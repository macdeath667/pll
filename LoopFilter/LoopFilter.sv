==> flow/design.v <==
module KGB32
(
	input wire reset_i,
	input wire clk_i,
	input wire increment_i,
	input wire decrement_i,
	input wire [6:0] initialValue_i,
	output wire triggeredMax_o,
	output wire triggeredMin_o
);
	reg [6:0] maxValue;
	assign maxValue = 7'd32;
	reg [6:0] minValue;
	assign minValue = ~maxValue + 7'd1;
	wire loadNewValue;
	wire [6:0] counter;
	assign triggeredMax_o = (counter == maxValue);
	assign triggeredMin_o = (counter == minValue);
	assign loadNewValue = triggeredMax_o || triggeredMin_o;
	ReversiveCounter
	#(.WIDTH(7))
	reversiveCounter
	(
		.reset_i(reset_i),
		.clk_i(clk_i),
		.increment_i(increment_i),
		.decrement_i(decrement_i),
		.loadNewValue_i(loadNewValue),
		.loadingValue_i(initialValue_i),
		.value_o(counter)
	);
endmodule
module KGB8
(
	input wire reset_i,
	input wire clk_i,
	input wire increment_i,
	input wire decrement_i,
	input wire [4:0] initialValue_i,
	output wire triggeredMax_o,
	output wire triggeredMin_o
);
	reg [4:0] maxValue;
	assign maxValue = 5'd8;
	reg [4:0] minValue;
	assign minValue = ~maxValue + 5'd1;
	wire loadNewValue;
	wire [4:0] counter;
	assign triggeredMax_o = (counter == maxValue);
	assign triggeredMin_o = (counter == minValue);
	assign loadNewValue = triggeredMax_o || triggeredMin_o;
	ReversiveCounter
	#(.WIDTH(5))
	reversiveCounter
	(
		.reset_i(reset_i),
		.clk_i(clk_i),
		.increment_i(increment_i),
		.decrement_i(decrement_i),
		.loadNewValue_i(loadNewValue),
		.loadingValue_i(initialValue_i),
		.value_o(counter)
	);
endmodule
module LoopFilter
(
	input wire reset_i,
	input wire clk_i,
	input wire forwarding_i,
	input wire slowing_i,
	output reg positiveShift_o,
	output reg negativeShift_o
);
	wire resetValueIncrement;
	wire resetValueDecrement;
	wire [7:0] resetValue;
	KGB32 kgbM
	(
		.reset_i(reset_i),
		.clk_i(clk_i),
		.increment_i(forwarding_i),
		.decrement_i(slowing_i),
		.initialValue_i('0),
		.triggeredMax_o(resetValueIncrement),
		.triggeredMin_o(resetValueDecrement)
	);
	ReversiveCounter resetCounter
	(
		.reset_i(reset_i),
		.clk_i(clk_i),
		.increment_i(resetValueIncrement && (resetValue != 8)),
		.decrement_i(resetValueDecrement && (resetValue != 8'hF8)),
		.loadNewValue_i('0),
		.loadingValue_i('0),
		.value_o(resetValue)
	);
	KGB8 kgbN
	(
		.reset_i(reset_i),
		.clk_i(clk_i),
		.increment_i(forwarding_i),
		.decrement_i(slowing_i),
		.initialValue_i(resetValue),
		.triggeredMax_o(positiveShift_o),
		.triggeredMin_o(negativeShift_o)
	);
endmodule
module ReversiveCounter 
#(
	parameter WIDTH = 8
)
(
	input wire reset_i,
	input wire clk_i,
	input wire increment_i,
	input wire decrement_i,
	input wire loadNewValue_i,
	input wire [WIDTH - 1:0] loadingValue_i,
	output wire [WIDTH - 1:0] value_o
);
	reg [WIDTH - 1:0] value;
	wire [WIDTH - 1:0] incValue;
	assign incValue = 1;
	wire [WIDTH - 1:0] decValue;
	assign decValue = '1;
	assign value_o = value;
	always_ff @(posedge clk_i or negedge reset_i)
	begin
		if (!reset_i)
			value <= '0;
		else if (clk_i)
		begin
			if (loadNewValue_i)
				value <= loadingValue_i;
			else if (increment_i && !decrement_i)
				value <= value + incValue;
			else if (!increment_i && decrement_i)
				value <= value + decValue;
		end
	end
endmodule
* Tool chain data of LoopFilter
The steps from the RTL of LoopFilter to its reports follow in flow order.
Line numbers count from 1 in the design file above.
Operators: Yosys type, input widths -> output width; for muxes data width and select width s.
Library cell names are shortened.
A cell with - has no value.
- Top :: LoopFilter
- Clock port :: clk_i
- Standard-cell library :: sky130hd
- Timing corner :: tt_025C_1v80

* Word level
Counts by Yosys on the flattened word-level netlist (proc, flatten, opt, wreduce; memories kept). Register bits leave out memories and registers merged into their read ports (data or address). Print and check cells are left out. Cells with the same type and inputs are merged into one.
- Add/sub/neg operators :: 6
- $mul :: 0
- Div/mod/pow operators :: 0
- $lt $le $gt $ge :: 0
- Equality and inequality tests :: 6
- Shifts and indexed selects :: 0
- Mux-type cells :: 8
- Bitwise gates (word level) :: 0
- Reductions and logical operators :: 15
** Operators by type and width (number)
- $mux 7 :: 3
- $mux 8 :: 2
- $mux 5 :: 3
- $add 8x1->8 const B :: 1
- $ne 8x4->1 const B :: 1
- $add 8x8->8 const B :: 1
- $ne 8x8->1 const B :: 1
- $add 7x1->7 const B :: 1
- $eq 7x6->1 const B :: 1
- $add 7x7->7 const B :: 1
- $eq 7x7->1 const B :: 1
- $logic_and 1x1->1 :: 6
- $reduce_bool 3->1 :: 2
- $add 5x1->5 const B :: 1
- $eq 5x4->1 const B :: 1
- $add 5x5->5 const B :: 1
- $eq 5x5->1 const B :: 1
- $logic_not 1->1 :: 4
- $logic_or 1x1->1 :: 2
- $reduce_bool 2->1 :: 1
- Bits in registers :: 20
- Latch bits :: 0
- RAM bits :: 0
- Bits in read-only memories :: 0
- Word width x clocked read ports :: 0
- Memory cells :: 0
- Input port bits :: 4
- Output and inout port bits :: 2
- Elaborated cells :: 38

* Depth
Yosys ltp: most cells in a row. Word level: on the elaborated netlist, between registers, memories and ports. Mapped: between sequential cells and ports; inverters and the memories' decode and read muxes count.
- Depth after elaboration :: 6
- ABC_AREA :: 0
- Gate-level depth with buffers :: 12
- Gate-level depth less buffers :: 11

* Netlist
Yosys stat after the flow's synthesis: flattened, memories mapped to cells. It holds for the ABC_AREA given above (unset counts as 0); a run with the other value may have another netlist.
The area totals of this step are shown rounded.
** Cell types
- dfrtp_1 :: number 20, area in all 500.48 um^2
- ha_1 :: number 16, area in all 200.192 um^2
- nand2_1 :: number 20, area in all 75.072 um^2
- o21ai_0 :: number 15, area in all 75.072 um^2
- fa_1 :: number 3, area in all 60.058 um^2
- a21oi_1 :: number 11, area in all 55.053 um^2
- xnor2_1 :: number 6, area in all 52.55 um^2
- a21o_1 :: number 6, area in all 45.043 um^2
- xor2_1 :: number 5, area in all 43.792 um^2
- buf_6 :: number 3, area in all 33.782 um^2
- inv_1 :: number 9, area in all 33.782 um^2
- nor2_1 :: number 9, area in all 33.782 um^2
- a211oi_1 :: number 4, area in all 30.029 um^2
- nor4b_1 :: number 3, area in all 26.275 um^2
- nor2b_1 :: number 4, area in all 25.024 um^2
- nor3_1 :: number 5, area in all 25.024 um^2
- nor4_1 :: number 4, area in all 25.024 um^2
- mux2_2 :: number 2, area in all 22.522 um^2
Other cell types: 23; their cells: 34.
- Mapped cells :: 179
- Mapped area :: 1609 um^2
- Area of sequential cells :: 500.5 um^2
- Mapped flip-flops :: 20
- Buffers :: 7
By module: a second synthesis without flattening, with its own total; a netlist apart from the flattened one above.
- Cell total of the unflattened synthesis :: 193
- Area total of the unflattened synthesis :: 1804 um^2
Each row is one instance without its submodules.
** Modules
- ReversiveCounter :: instances 1, cells 79, area 693.2 um^2, seq. area 200.2 um^2
- ReversiveCounter (WIDTH=7) :: instances 1, cells 61, area 605.6 um^2, seq. area 175.2 um^2
- ReversiveCounter (WIDTH=5) :: instances 1, cells 40, area 379.1 um^2, seq. area 125.1 um^2
- LoopFilter :: instances 1, cells 6, area 48.8 um^2, seq. area 0.0 um^2
- KGB32 :: instances 1, cells 4, area 40.0 um^2, seq. area 0.0 um^2
- KGB8 :: instances 1, cells 3, area 37.5 um^2, seq. area 0.0 um^2

* Worst setup path after synthesis
OpenSTA on the mapped netlist: ideal clock, no wires. The path of least setup slack (recovery checks aside). Input and output delay are each 20% of the period. Register names are those of the netlist, which keeps one name where synthesis merged equal registers.
- Path kind :: register to register
- From :: register kgbM.reversiveCounter.value[0]
- To :: register resetCounter.value[7]
- Clock period :: 3.24 ns
- Setup time :: 0.080 ns
- Launch time at the first pin :: 0.000 ns
- Arrival time :: 2.383 ns
- Required time :: 3.160 ns
- Setup slack :: 0.778 ns
- Delay of the path :: 2.463 ns
- Stages :: 13
- Path buffers :: 1
- Synthesis period reached :: 2.462 ns
"delay of the path" is the arrival time less input delay plus setup time.
"stages" counts driving pins, that of a launching flip-flop among them; a cell with two outputs on the path counts twice.
"synthesis period reached" is the clock period less the worst setup slack; recovery checks do not enter. This is arithmetic on one report: input and output delays are still those of the set period (20% each).
The rows between start and end are the longest chain of elaborated cells between them; the timing report does not say that the signal goes this way. Where chains are equally long, one stands for them.
Each line given opens the expression or statement behind the cell; cells for indexed reads and writes are added by Yosys, which also makes memories of some case tables.
A register here has more assigning lines than the two given.
- Path through :: dfrtp_1 > nor2_1 > and4_1 > buf_2 > nand3_1 > ha_1 > inv_1 > ha_1 > a21o_1 > a21oi_1 > nand2_1 > a211oi_1 > xnor2_1
- Length of the longest elaborated chain :: 6
- Elaborated cells on any way between the ends :: 11
- RTL lines with such cells :: 6
- Classes of those cells :: eq/ne: 2; mux: 2; reduce/logical: 7
** Ends and longest elaborated chain, after synthesis
- start: declaration :: RTL line 121 : reg [WIDTH - 1:0] value;
- start: assignment :: RTL line 134 : value <= loadingValue_i;
- start: assignment :: RTL line 136 : value <= value + incValue;
- $eq 7x6->1 :: RTL line 17 : assign triggeredMax_o = (counter == maxValue);
- $logic_and 1x1->1 :: RTL line 91 : .increment_i(resetValueIncrement && (resetValue != 8)),
- $logic_not 1->1 :: RTL line 137 : else if (!increment_i && decrement_i)
- $logic_and 1x1->1 :: RTL line 137
- $mux 8 :: RTL line 137
- $mux 8 :: RTL line 135 : else if (increment_i && !decrement_i)
- end: assignment :: RTL line 134
- end: assignment :: RTL line 136
- end: declaration :: RTL line 121

* Worst path after layout
Path of least setup slack in the final report of run 1 (OpenROAD, finished layout, wires in). Where an end is a register, its clock arrival counts in the times.
- Path kind :: register to register
- From :: register resetCounter.value[2]
- To :: register resetCounter.value[7]
- Clock period :: 1.65 ns
- Setup time :: 0.07 ns
- Launch time at the first pin :: 0.30 ns
- Arrival time :: 2.58 ns
- Required time :: 1.89 ns
- Setup slack :: -0.70 ns
- Stages :: 12
- Path buffers :: 1
The rows between start and end are the longest chain of elaborated cells between them; the timing report does not say that the signal goes this way. Where chains are equally long, one stands for them.
A register here has more assigning lines than the two given.
- Path through :: dfrtp_1 > nor4b_4 > buf_4 > a211oi_2 > ha_4 > inv_8 > ha_4 > a21o_1 > a21oi_2 > nand2_2 > a211oi_2 > xnor2_1
- Length of the longest elaborated chain :: 6
- Elaborated cells on any way between the ends :: 13
- RTL lines with such cells :: 6
- Classes of those cells :: add/sub: 2; eq/ne: 2; mux: 2; reduce/logical: 7
** Ends and longest elaborated chain, post-layout
- start: declaration :: RTL line 121 : reg [WIDTH - 1:0] value;
- start: assignment :: RTL line 134 : value <= loadingValue_i;
- start: assignment :: RTL line 136 : value <= value + incValue;
- $ne 8x4->1 :: RTL line 91 : .increment_i(resetValueIncrement && (resetValue != 8)),
- $logic_and 1x1->1 :: RTL line 91
- $logic_not 1->1 :: RTL line 137 : else if (!increment_i && decrement_i)
- $logic_and 1x1->1 :: RTL line 137
- $mux 8 :: RTL line 137
- $mux 8 :: RTL line 135 : else if (increment_i && !decrement_i)
- end: assignment :: RTL line 134
- end: assignment :: RTL line 136
- end: declaration :: RTL line 121

Ticket comment

Measured results for LoopFilter: 2 stored runs of the Yosys and OpenROAD flow on sky130hd. The settings differ; the order carries no meaning. The constraints put input and output delay at 20% of the set period each and load the outputs with 0.01 pF.
"clock period achieved": clock period set for the run, less the worst setup slack. It is reckoned from that one timing run; input and output delays stay at 20% of the period that was set.
"worst path time" means the part of the period allowed to the worst setup path (the constraints hold back 20% at inputs and 20% at outputs) less its slack; where the path has registers, the arrival times of their clocks count too.
"overall power" rests on the timing tool's default activity at the inputs, not on a simulated workload.
The measured numbers are rounded.

** Run 1
- Settings :: period_ns=1.65; CORE_UTILIZATION=50; SETUP_SLACK_MARGIN=0.1; PLACE_DENSITY_LB_ADDON=0.19; TNS_END_PERCENT=80; CAP_MARGIN=15; MAX_ROUTING_LAYER=met5; CORE_MARGIN=2; SLEW_MARGIN=20
- Worst path time :: 2.35 ns
- Critical path type :: register to register
- Standard-cell area after routing :: 2581 um^2
- Utilization :: 84.5 %
- Worst setup slack after layout :: -0.695 ns
- Full die area :: 3688 um^2
- Overall power :: 0.005051 W
- Total negative slack on setup checks :: -4.735 ns
- Clock period achieved :: 2.345 ns
- Chip area in the Yosys report :: 1609 um^2

** Run 2
- Settings :: period_ns=2.14; CORE_UTILIZATION=65; SETUP_SLACK_MARGIN=0.34; TNS_END_PERCENT=95; GPL_TIMING_DRIVEN=0; GPL_ROUTABILITY_DRIVEN=0; CAP_MARGIN=0; SLEW_MARGIN=5; MIN_ROUTING_LAYER=met2; MAX_ROUTING_LAYER=met5; CORE_MARGIN=2
- Full die area :: 2890 um^2
- Worst path time :: 2.52 ns
- Critical path type :: register to register
- Utilization :: 95.1 %
- Worst setup slack after layout :: -0.384 ns
- Chip area in the Yosys report :: 1609 um^2
- Total negative slack on setup checks :: -1.698 ns
- Standard-cell area after routing :: 2292 um^2
- Clock period achieved :: 2.524 ns
- Overall power :: 0.003747 W
